==> flow/design.v <==
module lab9_2(	clk,
				reset,
				LCD_DATA,
				LCD_RW,
				LCD_EN,
				LCD_RS,
				LCD_RST,
				clear
				);					
input	clk;
input	reset;
input	clear;
output	[7:0]	LCD_DATA;
output	LCD_RW;
output	LCD_EN;
output	LCD_RS;
output	LCD_RST;
reg		[7:0]	LCD_DATA;
reg		LCD_RW;
reg		LCD_EN;
reg		LCD_RS;
reg		LCD_RST;
reg		[3:0]	state;
reg		[17:0]	counter;
reg		[5:0]	DATA_INDEX;
wire		[7:0]	DATA;
LCDM_table	M1(DATA_INDEX,DATA);
always	@(posedge	clk or negedge	reset)begin
	if(!reset)begin
		LCD_DATA	<= 8'd0;
		LCD_RW	<= 1'b1;
		LCD_EN	<= 1'b1;
		LCD_RS	<= 1'b0;
		state		<= 4'd0;
		counter	<= 18'd0;
		DATA_INDEX	<= 6'd0;
		LCD_RST		<= 1'b1;
	end
	else begin
		case(state)
			4'd0:begin
				if(DATA_INDEX == 6'd32)
					state	<= 4'd4;
				else if(DATA_INDEX == 6'd63)
					state	<= 4'd5;
				else begin
					state	<= 4'd1;
				end
				LCD_RST		<= 1'b0;
			end
			4'd1:begin
				LCD_EN	<= 1'b1;
				LCD_RS	<= 1'b1;
				LCD_RW	<= 1'b0;
				LCD_RST	<= 1'b0;
				LCD_DATA <= DATA[7:0];
				state		<= 4'd2;
			end
			4'd2:begin
				if(counter	< 18'd1) 
					counter	<= counter+18'd1;
				else
					state		<= 4'd3;
			end
			4'd3:begin
				LCD_EN	<= 1'b0;
				counter	<= 18'd0;	
				DATA_INDEX		<= DATA_INDEX+6'd1;
				state		<= 4'd0;
			end
			4'd4:begin
				if(!clear)begin
					state		<= 4'd1;
					LCD_RST		<= 1'b1;
				end
				else state	<= 4'd4;
			end
			4'd5:begin  
				state	<= 4'd5;
			end
			default:;
		endcase
	end
end
endmodule
module	LCDM_table(table_index,data_out);
input		[5:0]table_index;
output	reg	[7:0]data_out;
always@(table_index)begin
	case(table_index)
		6'd0: data_out = 8'h2E;  
		6'd1: data_out = 8'h54; 
		6'd2: data_out = 8'h55;
		6'd3: data_out = 8'h53;
		6'd4: data_out = 8'h54;
		6'd5: data_out = 8'h5F;
		6'd6: data_out = 8'h25;
		6'd7: data_out = 8'h25;
		6'd8: data_out = 8'h5F;
		6'd9: data_out = 8'h5F;
		6'd10: data_out = 8'h5F;
		6'd11: data_out = 8'h5F;
		6'd12: data_out = 8'h5F;
		6'd13: data_out = 8'h5F;
		6'd14: data_out = 8'h5F;
		6'd15: data_out = 8'h5F;
		6'd16: data_out = 8'h26;  
		6'd17: data_out = 8'h30;
		6'd18: data_out = 8'h27;
		6'd19: data_out = 8'h21;
		6'd20: data_out = 8'h5F;
		6'd21: data_out = 8'h43;
		6'd22: data_out = 8'h4F;
		6'd23: data_out = 8'h55;
		6'd24: data_out = 8'h52;
		6'd25: data_out = 8'h53;
		6'd26: data_out = 8'h45;
		6'd27: data_out = 8'h5F;
		6'd28: data_out = 8'h5F;
		6'd29: data_out = 8'h5F;
		6'd30: data_out = 8'h5F;
		6'd31: data_out = 8'h5F;  
		6'd32: data_out = 8'h22;
		6'd33: data_out = 8'h11;
		6'd34: data_out = 8'h11;
		6'd35: data_out = 8'h11;		
		6'd36: data_out = 8'h10;
		6'd37: data_out = 8'h17;
		6'd38: data_out = 8'h10;
		6'd39: data_out = 8'h15;
		6'd40: data_out = 8'h16;
		6'd41: data_out = 8'h5F; 
		6'd42: data_out = 8'h5F;
		6'd43: data_out = 8'h5F;
		6'd44: data_out = 8'h5F;
		6'd45: data_out = 8'h5F;
		6'd46: data_out = 8'h5F;
		6'd47: data_out = 8'h5F;
		6'd48: data_out = 8'h5F;
		6'd49: data_out = 8'h5F;
		6'd50: data_out = 8'h5F;
		6'd51: data_out = 8'h5F;
		default:data_out = 8'h000;
	endcase
end
endmodule
module  trigger(clk,reset,sw_in,sw_out);
input   clk,sw_in,reset;
output  reg sw_out;
reg     tri_reg;
always@(posedge clk,negedge reset)begin
	if(!reset)begin
		sw_out <= 1'd0;
		tri_reg <= 1'd0;
	end
	else	begin
		if(sw_in == 1 && tri_reg == 0)sw_out <= 1'd1;
		else sw_out <= 1'd0;
		tri_reg <= sw_in;
	end
end  
endmodule
Tool chain data of lab9_2
Tool output for the design above, in the order of the flow.
Lines are those of the file above, counted from 1.
Library cell names are shortened.
A cell with -- has no value.
- design top: lab9_2
- clock input: clk
- standard-cell library: sky130hd
- library corner: tt_025C_1v80

Word level
Counts by Yosys on the flattened word-level netlist (proc, flatten, opt, wreduce; memories kept). Register bits leave out memories and registers merged into their read ports (data or address). Print and check cells are left out. Cells with the same type and inputs are merged into one.
Yosys's memory passes give these memory sizes; they may raise the number of words (mostly to a power of two), join words into wider ones and drop unused or constant bits.
- noted flip-flop bits (word level): 40
- bits in read-only memories: 448
- clocked read ports x word width at 7
- noted memories: 1
- input bits: 3
- noted output and inout bits: 12
- memory list (name ; depth ; bits a word ; read ports ; wr ports ; line ; source):
    (no name shown) ; 64 ; 7 ; 1 ; 0 ; 90 ; case(table_index)
- $add $sub $neg at 2
- $lt $le $gt $ge: 1
- noted equal/unequal tests: 10
- multiplexer cells at 10
- reduce/logical cells: 10
- operators by type and width (cell ; count):
    18-bit case mux with 2-bit select ; 1
    4-bit case mux with 6-bit select ; 1
    18-bit by 1-bit adder with 18-bit output (second input constant) ; 1
    18-bit by 1-bit < comparator with 1-bit output (second input constant) ; 1
    18-bit two-way mux ; 1
    6-bit == test (second input constant) ; 2
    3-bit two-way mux ; 3
    4-bit by 2-bit == test with 1-bit output (second input constant) ; 2
    4-bit by 3-bit == test with 1-bit output (second input constant) ; 2
    2-bit != test (second input constant) ; 3
    2-bit AND reduction ; 3
    2-bit nonzero test ; 3
    6-bit by 1-bit adder with 6-bit output (second input constant) ; 1
    6-bit nonzero test ; 1
    4-bit by 1-bit == test with 1-bit output (second input constant) ; 1
    4-bit zero test ; 1
    4-bit two-way mux ; 1
    1-bit case mux with 2-bit select ; 2
    2-bit OR reduction ; 1
    1-bit zero test ; 1
    1-bit two-way mux ; 1

Longest topological paths
Depth = most cells in a row (Yosys ltp): at word level without a register or memory, in the mapped netlist without a sequential cell, where the memories' decode and read muxes count.
- depth in word-level cells at 4
- ABC_AREA: 0
- gate-level depth with buffers: 8

Netlist
Yosys stat after the flow's synthesis: flattened, memories mapped to cells. It holds for the ABC_AREA given above (unset counts as 0); a run with the other value may have another netlist.
The area totals of this step are shown rounded.
- cell types (cell type ; count):
    dfrtp_1 ; 36
    ha_1 ; 11
    dfstp_2 ; 4
    o21ai_0 ; 14
    nor2_1 ; 15
    a21oi_1 ; 11
    inv_1 ; 14
    nor2b_2 ; 6
    a31oi_1 ; 7
    nor2b_1 ; 7
    nand2_1 ; 10
    or3_1 ; 5
    clkbuf_1 ; 8
    o22a_1 ; 3
    xnor2_1 ; 3
    nand2b_1 ; 4
    nor2_2 ; 4
    a211oi_1 ; 3
Not listed: further types 32, cells in them 41.
- noted cell count: 206
- mapped area: 2060 um2
- noted sequential area: 1010 um2
- flip-flop cells: 40
By module: a second synthesis without flattening, with its own total; a netlist apart from the flattened one above.
- cell total of the unflattened synthesis: 219
- noted area total of the unflattened synthesis: 2240 um2
Rows give one instance, submodules left out.
- modules (module ; times used ; cells ; area (um2)):
    lab9_2 ; 1 ; 141 ; 1720
    LCDM_table ; 1 ; 78 ; 520

Timing after synthesis
OpenSTA on the mapped netlist: ideal clock, no wires. The path of least setup slack (recovery checks aside). Input and output delay are each 20% of the period. Register names are those of the netlist, which keeps one name where synthesis merged equal registers.
- path kind: reg-to-reg
- start: register DATA_INDEX[0]
- end: register LCD_DATA[1]
- period: 1.89 ns
- arrival time at 1.783 ns
- path slack at -0.030 ns
- noted path delay: 1.920 ns
- noted driving pins on the path: 8
- noted buffers on the path: 0
- synthesis period reached: 1.92 ns
"path delay" = arrival - input delay + setup time.
"driving pins on the path" counts driving pins, that of a launching flip-flop among them; a cell with two outputs on the path counts twice.
"synthesis period reached" is the clock period less the worst setup slack; recovery checks do not enter. This is arithmetic on one report: input and output delays are still those of the set period (20% each).
- cell sequence: dfrtp_1 -> inv_1 -> ha_1 -> or3_1 -> a221oi_1 -> a211oi_1 -> a41oi_1 -> a21oi_1
- RTL lines, path after synthesis (what ; line ; source):
    start, declared ; 25 ; reg [5:0] DATA_INDEX;
    start, assigned ; 36 ; DATA_INDEX <= 6'd0;
    start, assigned ; 68 ; DATA_INDEX <= DATA_INDEX+6'd1;
    end, declared ; 13 ; output [7:0] LCD_DATA;
No chain of elaborated cells between the ends is given.

Path in the finished layout
From the final timing report of flow run A: the path of least setup slack in the routed layout; clock arrival at registers is part of the times.
- path kind: reg-to-reg
- start: register counter[15]
- end: register counter[0]
- period: 1.34 ns
- arrival time at 2.00 ns
- path slack at -0.43 ns
- noted driving pins on the path: 6
- noted buffers on the path: 0
The rows between start and end are the longest chain of elaborated cells between them; the timing report does not say that the signal goes this way. Where chains are equally long, one stands for them.
A line is the first line of the expression or statement that the cell stems from. Yosys adds cells for indexed reads and writes and turns some case tables into memories.
A register here has more assigning lines than the two given.
- cell sequence: dfrtp_1 -> or4_4 -> nor4_4 -> nand2_1 -> or3_1 -> o21ai_1
- length of the longest elaborated chain: 3
- noted elaborated cells between the ends (all ways): 5
- source lines of those cells: 2
- RTL lines, path post-layout (what ; line ; source):
    start, declared ; 24 ; reg [17:0] counter;
    start, assigned ; 35 ; counter <= 18'd0;
    start, assigned ; 61 ; counter <= counter+18'd1;
    18-bit by 1-bit < comparator with 1-bit output ; 60 ; if(counter < 18'd1)
    18-bit two-way mux ; 60 ;
    18-bit case mux with 2-bit select ; 40 ; case(state)
    end, assigned ; 35 ;
    end, assigned ; 61 ;
    end, declared ; 24 ;

==> results <==
Settings and measured results of 2 stored flow runs for module lab9_2 (sky130hd), not sorted in any way. The constraints put input and output delay at 20% of the set period each and load the outputs with 0.01 pF.
"reached clock period" means the clock period less the worst setup slack. The figure is calculated, with input and output delays left at 20% of the set period.
By "time used up by the worst setup path" is meant the share of the clock period that the worst setup path is allowed (20% is reserved at inputs, 20% at outputs), minus its slack. Clock arrival times at its registers enter into it.
The results are shown rounded.

Flow run A

==> flow/run.sh <==
#!/bin/bash
# the make line also repeats the synthesis and layout settings of config.mk as NAME=value (left out here)
make -C /OpenROAD-flow-scripts/flow DESIGN_CONFIG=/design/flow/config.mk WORK_HOME=/design/flow/orfs CLKGATE_MAP_FILE= finish
==> flow/config.mk <==
export PLATFORM = sky130hd
export DESIGN_NAME = lab9_2
export DESIGN_NICKNAME = lab9_2
export VERILOG_FILES = /design/flow/design.v
export SDC_FILE = /design/flow/constraint.sdc
export NUM_CORES = 4
export LEC_CHECK = 0
export CAP_MARGIN = 20
export CORE_MARGIN = 2
export CORE_UTILIZATION = 40
export SLEW_MARGIN = 20
==> flow/constraint.sdc <==
create_clock -name core_clock -period 1.34 [get_ports {clk}]
set_input_delay 0.2680 -clock core_clock [delete_from_list [all_inputs] [get_ports {clk}]]
set_output_delay 0.2680 -clock core_clock [all_outputs]
set_load 0.01 [all_outputs]

Measured in flow run A:
- utilization: 58.4%
- reached clock period: 1.775 ns
- noted the std-cell area (final layout): 2,950 um2
- total die area at 5,740 um2
- lowest setup slack: -0.435 ns
- post-synthesis cell area at 2,060 um2
- noted the final setup TNS: -9.06 ns
- time used up by the worst setup path at 1.77 ns
- class of the worst setup path: reg-to-reg

Flow run B

==> flow/run.sh <==
#!/bin/bash
# the make line also repeats the synthesis and layout settings of config.mk as NAME=value (left out here)
make -C /OpenROAD-flow-scripts/flow DESIGN_CONFIG=/design/flow/config.mk WORK_HOME=/design/flow/orfs CLKGATE_MAP_FILE= finish
==> flow/config.mk <==
export PLATFORM = sky130hd
export DESIGN_NAME = lab9_2
export DESIGN_NICKNAME = lab9_2
export VERILOG_FILES = /design/flow/design.v
export SDC_FILE = /design/flow/constraint.sdc
export NUM_CORES = 4
export LEC_CHECK = 0
export ABC_AREA = 1
export CAP_MARGIN = 20
export CELL_PAD_IN_SITES_DETAIL_PLACEMENT = 0
export CORE_MARGIN = 4
export CORE_UTILIZATION = 31
export CTS_CLUSTER_DIAMETER = 258
export CTS_CLUSTER_SIZE = 43
export SETUP_SLACK_MARGIN = 0.09
export SLEW_MARGIN = 20
==> flow/constraint.sdc <==
create_clock -name core_clock -period 1.19 [get_ports {clk}]
set_input_delay 0.2380 -clock core_clock [delete_from_list [all_inputs] [get_ports {clk}]]
set_output_delay 0.2380 -clock core_clock [all_outputs]
set_load 0.01 [all_outputs]

Measured in flow run B:
- reached clock period: 1.364 ns
- total die area at 8,030 um2
- noted the std-cell area (final layout): 2,980 um2
- time used up by the worst setup path at 1.36 ns
- class of the worst setup path: reg-to-reg
- post-synthesis cell area at 2,060 um2
- noted the final setup TNS: -3.63 ns
- utilization: 46.4%
- lowest setup slack: -0.174 ns
